==> flow/design.v <==
module sequential_elevator (
    input  clk,
    rst,
    floor_button1,
    floor_button2,
    floor_button3,
    elevator_arrived,
    output floor1_led,
    floor2_led,
    floor3_led,
    elevator_direction,
    door_open
);
  parameter IDLE = 2'd0;
  parameter GOING_UP = 2'd1;
  parameter GOING_DOWN = 2'd2;
  parameter WAITING = 2'd3;
  parameter CHECK_NEXT_REQUEST = 2'd4;
  parameter T_WAIT = 4;   
  parameter T_DOOR = 2;   
  reg [1:0] current_state;
  reg [1:0] next_state;
  reg [1:0] current_floor;
  reg [1:0] next_floor;
  reg [2:0] floor_requests;
  reg [1:0] direction;
  reg [3:0] wait_counter;  
  reg [3:0] door_counter;  
  reg door_open;
  assign floor1_led = (current_floor == 2'b00);
  assign floor2_led = (current_floor == 2'b01);
  assign floor3_led = (current_floor == 2'b10);
  assign elevator_direction = direction;
  always @(posedge clk) begin
    if (rst) begin
      current_state <= IDLE;
      current_floor <= 2'b00;
      next_floor <= 2'b00;
      floor_requests <= 3'b000;
      direction <= 2'b00;
      wait_counter <= 4'b0000;
      door_counter <= 4'b0000;
      door_open <= 1'b0;
    end else begin
      current_state <= next_state;
      current_floor <= next_floor;
      floor_requests <= floor_requests | (floor_button1 << 0) | (floor_button2 << 1) | (floor_button3 << 2);
      case (current_state)
        IDLE: begin
          if (floor_requests != 3'b000) begin
            if ((floor_requests & (3'b111 << current_floor)) != 3'b000) begin
              next_state = GOING_UP;
              next_floor = current_floor + 1;
              direction  = 2'b01;
            end else begin
              next_state = GOING_DOWN;
              next_floor = current_floor - 1;
              direction  = 2'b10;
            end
            wait_counter <= T_WAIT;
          end else begin
            next_state = IDLE;
            next_floor = current_floor;
            direction  = 2'b00;
            wait_counter <= 4'b0000;
          end
        end
        GOING_UP: begin
          if (elevator_arrived) begin
            if ((floor_requests & (1 << current_floor)) != 0) begin
              next_state = WAITING;
              next_floor = current_floor;
              direction  = 2'b00;
              wait_counter <= T_WAIT;
              door_open <= 1'b1;
              door_counter <= T_DOOR;
            end else begin
              next_state = GOING_UP;
              next_floor = current_floor + 1;
              direction  = 2'b01;
              wait_counter <= 4'b0000;
            end
          end else begin
            next_state = GOING_UP;
            next_floor = current_floor;
            direction  = 2'b01;
            wait_counter <= 4'b0000;
          end
        end
        GOING_DOWN: begin
          if (elevator_arrived) begin
            if ((floor_requests & (1 << current_floor)) != 0) begin
              next_state = WAITING;
              next_floor = current_floor;
              direction  = 2'b00;
              wait_counter <= T_WAIT;
              door_open <= 1'b1;
              door_counter <= T_DOOR;
            end else begin
              next_state = GOING_DOWN;
              next_floor = current_floor - 1;
              direction  = 2'b10;
              wait_counter <= 4'b0000;
            end
          end else begin
            next_state = GOING_DOWN;
            next_floor = current_floor;
            direction  = 2'b10;
            wait_counter <= 4'b0000;
          end
        end
        WAITING: begin
          if (door_counter > 4'b0000) begin
            door_counter <= door_counter - 4'b0001;
            door_open <= 1'b1;
            next_state <= WAITING;
          end else if (wait_counter > 4'b0000) begin
            wait_counter <= wait_counter - 4'b0001;
            door_open <= 1'b1;
          end else begin
            floor_requests <= floor_requests & ~(1 << current_floor);
            next_state <= CHECK_NEXT_REQUEST;
            door_open <= 1'b0;
          end
        end
        CHECK_NEXT_REQUEST: begin
          if (floor_requests != 3'b000) begin
            if (floor_requests > current_floor) begin
              next_state = GOING_UP;
              next_floor = current_floor + 1;
              direction  = 2'b01;
            end else begin
              next_state = GOING_DOWN;
              next_floor = current_floor - 1;
              direction  = 2'b10;
            end
          end else begin
            next_state = IDLE;
            next_floor = current_floor;
            direction  = 2'b00;
          end
        end
      endcase
    end
  end
endmodule
From RTL to reports: sequential_elevator
The steps from the RTL of sequential_elevator to its reports follow in flow order.
Lines are those of the file above, counted from 1.
Library cell names are shortened.
Not given: n/a
Inputs
  design top: sequential_elevator
  clock: clk
  library: sky130hd
  library corner: tt_025C_1v80

Word level
Yosys after proc, flatten, opt, wreduce and memory -nomap, before mapping. Memory bits, and registers merged into a memory's read port (data or address), are not among the register bits. Print and check cells are not counted. Equal cells are merged and count once.
Bit counts
  bits in writable memories: 0
  memories: 0
  latch bits: 0
  memory bits (read-only): 0
  input bits: 6
  cells after elaboration: 86
  flip-flop bits (word level): 21
  output and inout bits: 5
  word width x clocked read ports: 0
Operators by class
  order comparisons: 2
  equality and inequality tests: 11
  $mul: 0
  mux-type cells: 38
  bitwise gates (word level): 8
  $add $sub $neg: 4
  div/mod/pow operators: 0
  reduce/logical cells: 12
  shift operators: 2
Operators by type and width (count)
  1-bit by 2-bit << shifter with 32-bit output with constant A: 1
  3-bit by 32-bit bitwise AND with 32-bit output: 1
  32-bit nonzero test: 1
  2-bit two-way mux: 12
  4-bit two-way mux: 5
  3-bit two-way mux: 6
  4-bit parallel mux with 3-bit select: 1
  3-bit nonzero test: 3
  1-bit two-way mux: 9
  4-bit by 1-bit subtractor with 4-bit output with constant B: 2
  4-bit by 1-bit > comparator with 1-bit output with constant B: 2
  4-bit parallel mux with 2-bit select: 1
  2-bit parallel mux with 4-bit select: 1
  2-bit equality test with constant B: 3
  2-bit != test with constant B: 3
  3-bit bitwise AND: 2
  3-bit AND reduction: 2
  2-bit parallel mux with 3-bit select: 1
  2-bit by 1-bit equality test with 1-bit output with constant B: 2
  2-bit by 1-bit != test with 1-bit output with constant B: 2
  2-bit logical NOT: 2
  4-bit AND reduction: 1
  4-bit nonzero test: 1
  3-bit by 1-bit bitwise OR with 3-bit output: 1
  3-bit by 2-bit bitwise OR with 3-bit output: 1
  3-bit by 2-bit << shifter with 3-bit output with constant A: 1
  3-bit != test with constant B: 1
  3-bit bitwise OR: 1
Not listed: further kinds 8, cells in them 8.

Logic depth
Longest topological path by Yosys (ltp), each cell counted once; first at word level (registers and memories cut), then after technology mapping (sequential cells cut; the memories' decode and read muxes count).
Logic depth
  depth after elaboration: 6
  ABC_AREA: 0
  depth in mapped cells: 7

Synthesis result
The flow's flattened synthesis, as Yosys stat reports it; memories are mapped. The netlist is that of the ABC_AREA named above (0 if unset); the other value can give another one.
Mapped netlist
  sequential part of the area: 440.4 µm²
  flip-flops: 21
  cells in the netlist: 145
  mapped area: 1255.0 µm²
Cell types
  dfxtp_1: count 19, total area 380.365 µm²
  ha_1: count 12, total area 150.144 µm²
  edfxtp_1: count 2, total area 60.058 µm²
  o21ai_0: count 11, total area 55.053 µm²
  inv_1: count 13, total area 48.797 µm²
  a21oi_1: count 9, total area 45.043 µm²
  nor2b_1: count 7, total area 43.792 µm²
  nand2_1: count 10, total area 37.536 µm²
  nor2_1: count 7, total area 26.275 µm²
  or3_1: count 4, total area 25.024 µm²
  a221o_1: count 2, total area 20.019 µm²
  nand3_1: count 4, total area 20.019 µm²
  a31oi_1: count 3, total area 18.768 µm²
  nand4_1: count 3, total area 18.768 µm²
  a221oi_1: count 2, total area 17.517 µm²
  o311ai_2: count 1, total area 16.266 µm²
  a211oi_1: count 2, total area 15.014 µm²
  clkbuf_1: count 4, total area 15.014 µm²
Not listed: further types 26, cells in them 30.

Path before layout
Source: OpenSTA report_checks on the synthesized netlist (no wires, ideal clock, input and output delay 20% of the period each), path of least setup slack; recovery checks are left aside. Register names are those of the netlist, which keeps one name where synthesis merged equal registers.
Timing after synthesis
  path type: flip-flop to flip-flop
  start: reg current_floor[0]
  end: reg next_state[1]
  library setup time: 0.268 ns
  clock period: 3.05 ns
  delay of the path: 2.103 ns
  arrival: 1.835 ns
  data required time: 2.782 ns
  path slack: 0.947 ns
  stages: 7
  period reached after synthesis: 2.103 ns
"delay of the path" = arrival - input delay + setup time.
"stages" counts driving pins, that of a launching flip-flop among them; a cell with two outputs on the path counts twice.
"period reached after synthesis" is the clock period less the worst setup slack; recovery checks do not enter. This is arithmetic on one report: input and output delays are still those of the set period (20% each).
Between the ends stands the longest chain of elaborated cells between them, by number of cells; it is not shown to be the way that was timed. Of several equally long chains one is given.
Each line given opens the expression or statement behind the cell; cells for indexed reads and writes are added by Yosys, which also makes memories of some case tables.
At most two assigning lines are given for a register; there are more.
Between the ends, after synthesis
  cell sequence: dfxtp_1 > inv_1 > ha_1 > a222oi_1 > nor2_1 > a211oi_1 > o22ai_1
  length of the longest elaborated chain: 6
  elaborated cells on any way between the ends: 11
RTL lines, path after synthesis
  from (decl): line 23  | reg [1:0] current_floor;
  from (assign): line 37  | current_floor <= 2'b00;
  from (assign): line 46  | current_floor <= next_floor;
  1-bit by 2-bit << shifter with 32-bit output: line 70  | if ((floor_requests & (1 << current_floor)) != 0) begin
  3-bit by 32-bit bitwise AND with 32-bit output: line 70
  32-bit nonzero test: line 70
  2-bit two-way mux: line 70
  2-bit two-way mux: line 69  | if (elevator_arrived) begin
  2-bit parallel mux with 4-bit select: line 48  | case (current_state)
  to (assign): line 52  | next_state = GOING_UP;
  to (assign): line 56  | next_state = GOING_DOWN;
  to (decl): line 22  | reg [1:0] next_state;
Some nets on the timed path still bear RTL names; the line given drives or declares the net.
Named nets, after synthesis
  floor3_led: line 32  | assign floor3_led = (current_floor == 2'b10);

Path in the finished layout
Path of least setup slack in the final report of stored run 2 (OpenROAD, finished layout, wires in). Where an end is a register, its clock arrival counts in the times.
Timing post-layout
  path type: flip-flop to flip-flop
  start: reg current_floor[1]
  end: reg next_state[1]
  stages: 8
  clock period: 1.84 ns
  data required time: 1.85 ns
  arrival: 1.78 ns
  library setup time: 0.25 ns
  path slack: 0.07 ns
Between the ends stands the longest chain of elaborated cells between them, by number of cells; it is not shown to be the way that was timed. Of several equally long chains one is given.
At most two assigning lines are given for a register; there are more.
Between the ends, post-layout
  cell sequence: dfxtp_4 > inv_6 > ha_4 > a222oi_1 > buf_4 > nor2_4 > a211oi_2 > o22ai_1
  length of the longest elaborated chain: 6
  elaborated cells on any way between the ends: 11
RTL lines, path post-layout
  from (decl): line 23  | reg [1:0] current_floor;
  from (assign): line 37  | current_floor <= 2'b00;
  from (assign): line 46  | current_floor <= next_floor;
  1-bit by 2-bit << shifter with 32-bit output: line 70  | if ((floor_requests & (1 << current_floor)) != 0) begin
  3-bit by 32-bit bitwise AND with 32-bit output: line 70
  32-bit nonzero test: line 70
  2-bit two-way mux: line 70
  2-bit two-way mux: line 69  | if (elevator_arrived) begin
  2-bit parallel mux with 4-bit select: line 48  | case (current_state)
  to (assign): line 52  | next_state = GOING_UP;
  to (assign): line 56  | next_state = GOING_DOWN;
  to (decl): line 22  | reg [1:0] next_state;

FLOW RESULTS
============

Measured results for sequential_elevator: 2 stored runs of the Yosys and OpenROAD flow on sky130hd. The settings differ; the order carries no meaning. The constraints put input and output delay at 20% of the set period each and load the outputs with 0.01 pF.
"achieved clock period (ns)" = clock period - worst setup slack. The figure is calculated, with input and output delays left at 20% of the set period.
"worst setup path time (ns)" is the time allowed to the run's worst setup path (the clock period less input and output delay, where it has them) less its slack. Clock arrival times count: a late capture clock shortens it, a late launch clock lengthens it.

Flow files of stored run 1
==> flow/run.sh <==
#!/bin/bash
# the make line also repeats the synthesis and layout settings of config.mk as NAME=value (left out here)
make -C /OpenROAD-flow-scripts/flow DESIGN_CONFIG=/design/flow/config.mk WORK_HOME=/design/flow/orfs CLKGATE_MAP_FILE= finish
==> flow/config.mk <==
export PLATFORM = sky130hd
export DESIGN_NAME = sequential_elevator
export DESIGN_NICKNAME = sequential_elevator
export VERILOG_FILES = /design/flow/design.v
export SDC_FILE = /design/flow/constraint.sdc
export NUM_CORES = 4
export LEC_CHECK = 0
export CAP_MARGIN = 20
export CELL_PAD_IN_SITES_GLOBAL_PLACEMENT = 0
export CORE_MARGIN = 3
export CORE_UTILIZATION = 57
export MIN_ROUTING_LAYER = met2
export PLACE_DENSITY_LB_ADDON = 0.11
export SETUP_SLACK_MARGIN = 0.16
export SLEW_MARGIN = 0
==> flow/constraint.sdc <==
create_clock -name core_clock -period 1.58 [get_ports {clk}]
set_input_delay 0.3160 -clock core_clock [delete_from_list [all_inputs] [get_ports {clk}]]
set_output_delay 0.3160 -clock core_clock [all_outputs]
set_load 0.01 [all_outputs]

report of stored run 1: did not finish, route, DPL-0038

Flow files of stored run 2
==> flow/run.sh <==
#!/bin/bash
# the make line also repeats the synthesis and layout settings of config.mk as NAME=value (left out here)
make -C /OpenROAD-flow-scripts/flow DESIGN_CONFIG=/design/flow/config.mk WORK_HOME=/design/flow/orfs CLKGATE_MAP_FILE= finish
==> flow/config.mk <==
export PLATFORM = sky130hd
export DESIGN_NAME = sequential_elevator
export DESIGN_NICKNAME = sequential_elevator
export VERILOG_FILES = /design/flow/design.v
export SDC_FILE = /design/flow/constraint.sdc
export NUM_CORES = 4
export LEC_CHECK = 0
export ABC_AREA = 0
export CAP_MARGIN = 40
export CELL_PAD_IN_SITES_DETAIL_PLACEMENT = 0
export CORE_MARGIN = 10
export CORE_UTILIZATION = 23
export CTS_CLUSTER_SIZE = 24
export PLACE_DENSITY = 0.69
export SETUP_SLACK_MARGIN = 0.42
export SLEW_MARGIN = 20
export TNS_END_PERCENT = 80
==> flow/constraint.sdc <==
create_clock -name core_clock -period 1.84 [get_ports {clk}]
set_input_delay 0.3680 -clock core_clock [delete_from_list [all_inputs] [get_ports {clk}]]
set_output_delay 0.3680 -clock core_clock [all_outputs]
set_load 0.01 [all_outputs]

report of stored run 2
yosys chip area after synthesis (um^2): 1255.0
finish__design__die__area: 8810.6
finish__design__instance__utilization: 0.3570
finish__timing__setup__ws: 0.070
finish__timing__setup__tns: 0.000
finish__timing__hold__ws: 0.454
achieved clock period (ns): 1.770
worst setup path time (ns): 1.77
worst setup path kind: flip-flop to flip-flop
